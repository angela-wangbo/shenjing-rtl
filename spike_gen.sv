==> flow/design.v <==
module spike_gen (
  clk,
  rstb,
  spike_en,
  input_sum,     
  threshold,
  spike_out
);
parameter ADDER_WIDTH = 16;
parameter SPIKE_REG_WIDTH = 16;
parameter SUM_WIDTH = ADDER_WIDTH;            
input clk,rstb;
input spike_en;                      
input [SPIKE_REG_WIDTH-1:0] threshold; 
input [SUM_WIDTH-1:0] input_sum;     
output reg spike_out;
wire above_threshold;
reg  [SPIKE_REG_WIDTH-1:0] potential;
assign above_threshold = ((potential + input_sum - threshold) < 16'h8000)? 1'b1 : 1'b0;
always@(posedge clk)
  begin
    if (!rstb)
        spike_out <= 1'b0;
    else if (spike_en && above_threshold)
        spike_out <= 1'b1;
    else if (spike_en && !above_threshold)
        spike_out <=1'b0;
    else
        spike_out <=1'b0;
  end
always@(posedge clk)
  begin
    if (!rstb)
        potential <= 16'b0;
    else if (spike_en && !above_threshold)
        potential <= potential + input_sum;
    else if (spike_en && above_threshold)
        potential <= potential + input_sum - threshold;
  end
endmodule
# Reports on spike_gen
# The steps from the RTL of spike_gen to its reports follow in flow order.
# Line numbers count from 1 in the design file above.
# The mark n/a stands for no value.
# design
design	spike_gen
clk_port	clk
cell_library	sky130hd
pvt_corner	tt_025C_1v80

# After elaboration
# Counts by Yosys on the flattened word-level netlist (proc, flatten, opt, wreduce; memories kept). Register bits leave out memories and registers merged into their read ports (data or address). Print and check cells are left out. Cells with the same type and inputs are merged into one.
# word_totals
reg_bits	17
latch_bits	0
ramBits	0
romBits	0
clocked_rd_ports_x_width	0
memories	0
inputBits	35
output_inout_bits	1
wordCells	13
# classes
n_addsub	2
multipliers	0
div_mod_pow	0
compare	1
equal	0
n_shift	0
mux	4
logic	0
reduce_logical	4
# op_table
cell	n
2-to-1 mux 16 bit	2
adder 16 bit	1
subtractor 16 bit	1
less-than comparator 16 bit (second input constant)	1
logical AND 1 bit	2
nonzero test 2 bit	1
2-to-1 mux 1 bit	2
zero test 1 bit	1

# Longest topological paths
# Yosys ltp: most cells in a row. Word level: on the elaborated netlist, between registers, memories and ports. Mapped: between sequential cells and ports; inverters and the memories' decode and read muxes count.
# depth
word_depth	7
abc_area	0
depth_mapped	19
depth_no_buf	18

# Mapped cells and area
# The flow's flattened synthesis, as Yosys stat reports it; memories are mapped. The netlist is that of the ABC_AREA named above (0 if unset); the other value can give another one.
# mapped
mapped_cells	265
synth_area_um2	2085.8
sequential_area_um2	340.3
flip_flops	17
# by_type
type	n
sky130_fd_sc_hd__ha_1	30
sky130_fd_sc_hd__dfxtp_1	17
sky130_fd_sc_hd__a21oi_1	37
sky130_fd_sc_hd__xnor2_1	16
sky130_fd_sc_hd__mux2i_1	12
sky130_fd_sc_hd__o21ai_0	21
sky130_fd_sc_hd__inv_1	24
sky130_fd_sc_hd__xor2_1	9
sky130_fd_sc_hd__nand2_1	19
sky130_fd_sc_hd__nor2_1	14
sky130_fd_sc_hd__nand3_1	9
sky130_fd_sc_hd__fa_1	2
sky130_fd_sc_hd__a21o_1	5
sky130_fd_sc_hd__a211oi_1	4
sky130_fd_sc_hd__o21a_1	4
sky130_fd_sc_hd__xnor2_4	1
sky130_fd_sc_hd__o31ai_1	3
sky130_fd_sc_hd__nand3b_4	1
# Not listed: further types 25, cells in them 37.

# Timing after synthesis
# Path of least setup slack by OpenSTA after synthesis, without wires, with an ideal clock, recovery checks aside; 20% of the period is set as input and as output delay. Where synthesis merged equal registers, the netlist keeps one of their names.
# synth_path
kind	input-to-reg
startpoint	input input_sum[4]
endpoint	register potential[1]
tclk_ns	4.79
in_delay_ns	0.958
launch_ns	0.958
arrival_time_ns	4.497
path_slack_ns	0.161
delay_ns	3.672
stages	17
n_path_buf	1
period_less_setup_slack_ns	4.629
# "delay_ns" is the arrival time less input delay plus setup time.
# "stages": output pins that drive a net of the path, with the launching flip-flop's if there is one; two outputs of one cell count as two.
# "period_less_setup_slack_ns" is the clock period less the worst setup slack; recovery checks do not enter. This is arithmetic on one report: input and output delays are still those of the set period (20% each).
# The rows between start and end are the longest chain of elaborated cells between them; the timing report does not say that the signal goes this way. Where chains are equally long, one stands for them.
# A line is the first line of the expression or statement that the cell stems from. Yosys adds cells for indexed reads and writes and turns some case tables into memories.
# A register here has more assigning lines than the two given.
# synth_between
cell_sequence	sky130_fd_sc_hd__ha_1 sky130_fd_sc_hd__nand2_1 sky130_fd_sc_hd__o31a_1 sky130_fd_sc_hd__or4_4 sky130_fd_sc_hd__nand2_1 sky130_fd_sc_hd__a21o_1 sky130_fd_sc_hd__nand2_1 sky130_fd_sc_hd__a211oi_1 sky130_fd_sc_hd__ha_1 sky130_fd_sc_hd__a21o_1 sky130_fd_sc_hd__a21oi_1 sky130_fd_sc_hd__o21ai_0 sky130_fd_sc_hd__xnor2_1 sky130_fd_sc_hd__xnor2_4 sky130_fd_sc_hd__buf_8 sky130_fd_sc_hd__mux2i_1 sky130_fd_sc_hd__a21oi_1
elab_chain_len	7
cells_between	10
cone_classes	add/sub: 2; compare: 1; mux: 3; reduce/logical: 4
# synth_lines
item	line_no	rtl
start, declared	15	input [SUM_WIDTH-1:0] input_sum;
adder 16 bit	19	assign above_threshold = ((potential + input_sum - threshold) < 16'h8000)? 1'b1 : 1'b0;
subtractor 16 bit	19
less-than comparator 16 bit	19
2-to-1 mux 1 bit	19
logical AND 1 bit	37	else if (spike_en && above_threshold)
2-to-1 mux 16 bit	37
2-to-1 mux 16 bit	35	else if (spike_en && !above_threshold)
end, assigned	36	potential <= potential + input_sum;
end, assigned	38	potential <= potential + input_sum - threshold;
end, declared	18	reg  [SPIKE_REG_WIDTH-1:0] potential;

# Timing after layout
# Path of least setup slack in the final report of flow run A (OpenROAD, finished layout, wires in). Where an end is a register, its clock arrival counts in the times.
# layout_path
kind	input-to-reg
startpoint	input input_sum[4]
endpoint	register potential[11]
tclk_ns	4.41
in_delay_ns	0.88
launch_ns	0.88
arrival_time_ns	5.00
path_slack_ns	-0.36
stages	20
n_path_buf	6
# The rows between start and end are the longest chain of elaborated cells between them; the timing report does not say that the signal goes this way. Where chains are equally long, one stands for them.
# A register here has more assigning lines than the two given.
# layout_between
cell_sequence	sky130_fd_sc_hd__clkbuf_2 sky130_fd_sc_hd__ha_4 sky130_fd_sc_hd__buf_4 sky130_fd_sc_hd__a2111oi_4 sky130_fd_sc_hd__o31a_1 sky130_fd_sc_hd__buf_4 sky130_fd_sc_hd__o31ai_2 sky130_fd_sc_hd__xor2_1 sky130_fd_sc_hd__ha_1 sky130_fd_sc_hd__o21ai_0 sky130_fd_sc_hd__a21oi_2 sky130_fd_sc_hd__nand4_1 sky130_fd_sc_hd__o21ai_4 sky130_fd_sc_hd__xnor2_4 sky130_fd_sc_hd__xnor2_4 sky130_fd_sc_hd__buf_12 sky130_fd_sc_hd__buf_6 sky130_fd_sc_hd__buf_16 sky130_fd_sc_hd__a21oi_1 sky130_fd_sc_hd__nor3_1
elab_chain_len	7
cells_between	10
cone_classes	add/sub: 2; compare: 1; mux: 3; reduce/logical: 4
# layout_lines
item	line_no	rtl
start, declared	15	input [SUM_WIDTH-1:0] input_sum;
adder 16 bit	19	assign above_threshold = ((potential + input_sum - threshold) < 16'h8000)? 1'b1 : 1'b0;
subtractor 16 bit	19
less-than comparator 16 bit	19
2-to-1 mux 1 bit	19
logical AND 1 bit	37	else if (spike_en && above_threshold)
2-to-1 mux 16 bit	37
2-to-1 mux 16 bit	35	else if (spike_en && !above_threshold)
end, assigned	36	potential <= potential + input_sum;
end, assigned	38	potential <= potential + input_sum - threshold;
end, declared	18	reg  [SPIKE_REG_WIDTH-1:0] potential;

# Design spike_gen on sky130hd. What follows are 2 stored runs of the flow, each under its own settings; their order means nothing. The constraints put input and output delay at 20% of the set period each and load the outputs with 0.01 pF.
# Among the settings, - means not set for that run.
run	period_ns	CORE_UTILIZATION	PLACE_DENSITY	CORE_MARGIN	CELL_PAD_IN_SITES_DETAIL_PLACEMENT	ABC_AREA	GPL_TIMING_DRIVEN	CTS_CLUSTER_SIZE	CAP_MARGIN	SLEW_MARGIN	MAX_ROUTING_LAYER	SETUP_SLACK_MARGIN	PLACE_DENSITY_LB_ADDON	CELL_PAD_IN_SITES_GLOBAL_PLACEMENT	GPL_ROUTABILITY_DRIVEN	CTS_CLUSTER_DIAMETER	total_die_area_um2	holdWs_ns	synth_area_um2	final_stdcell_area_um2	final_setup_ws_ns
flow run A	4.41	58	0.43	9	0	0	0	22	5	30	met5	-	-	-	-	-	6078.5	0.568	2085.8	3194.3	-0.358
flow run B	5.13	35	-	2	-	-	-	-	15	20	-	-0.11	0.02	2	0	210	6592.6	0.507	2085.8	2851.5	0.147
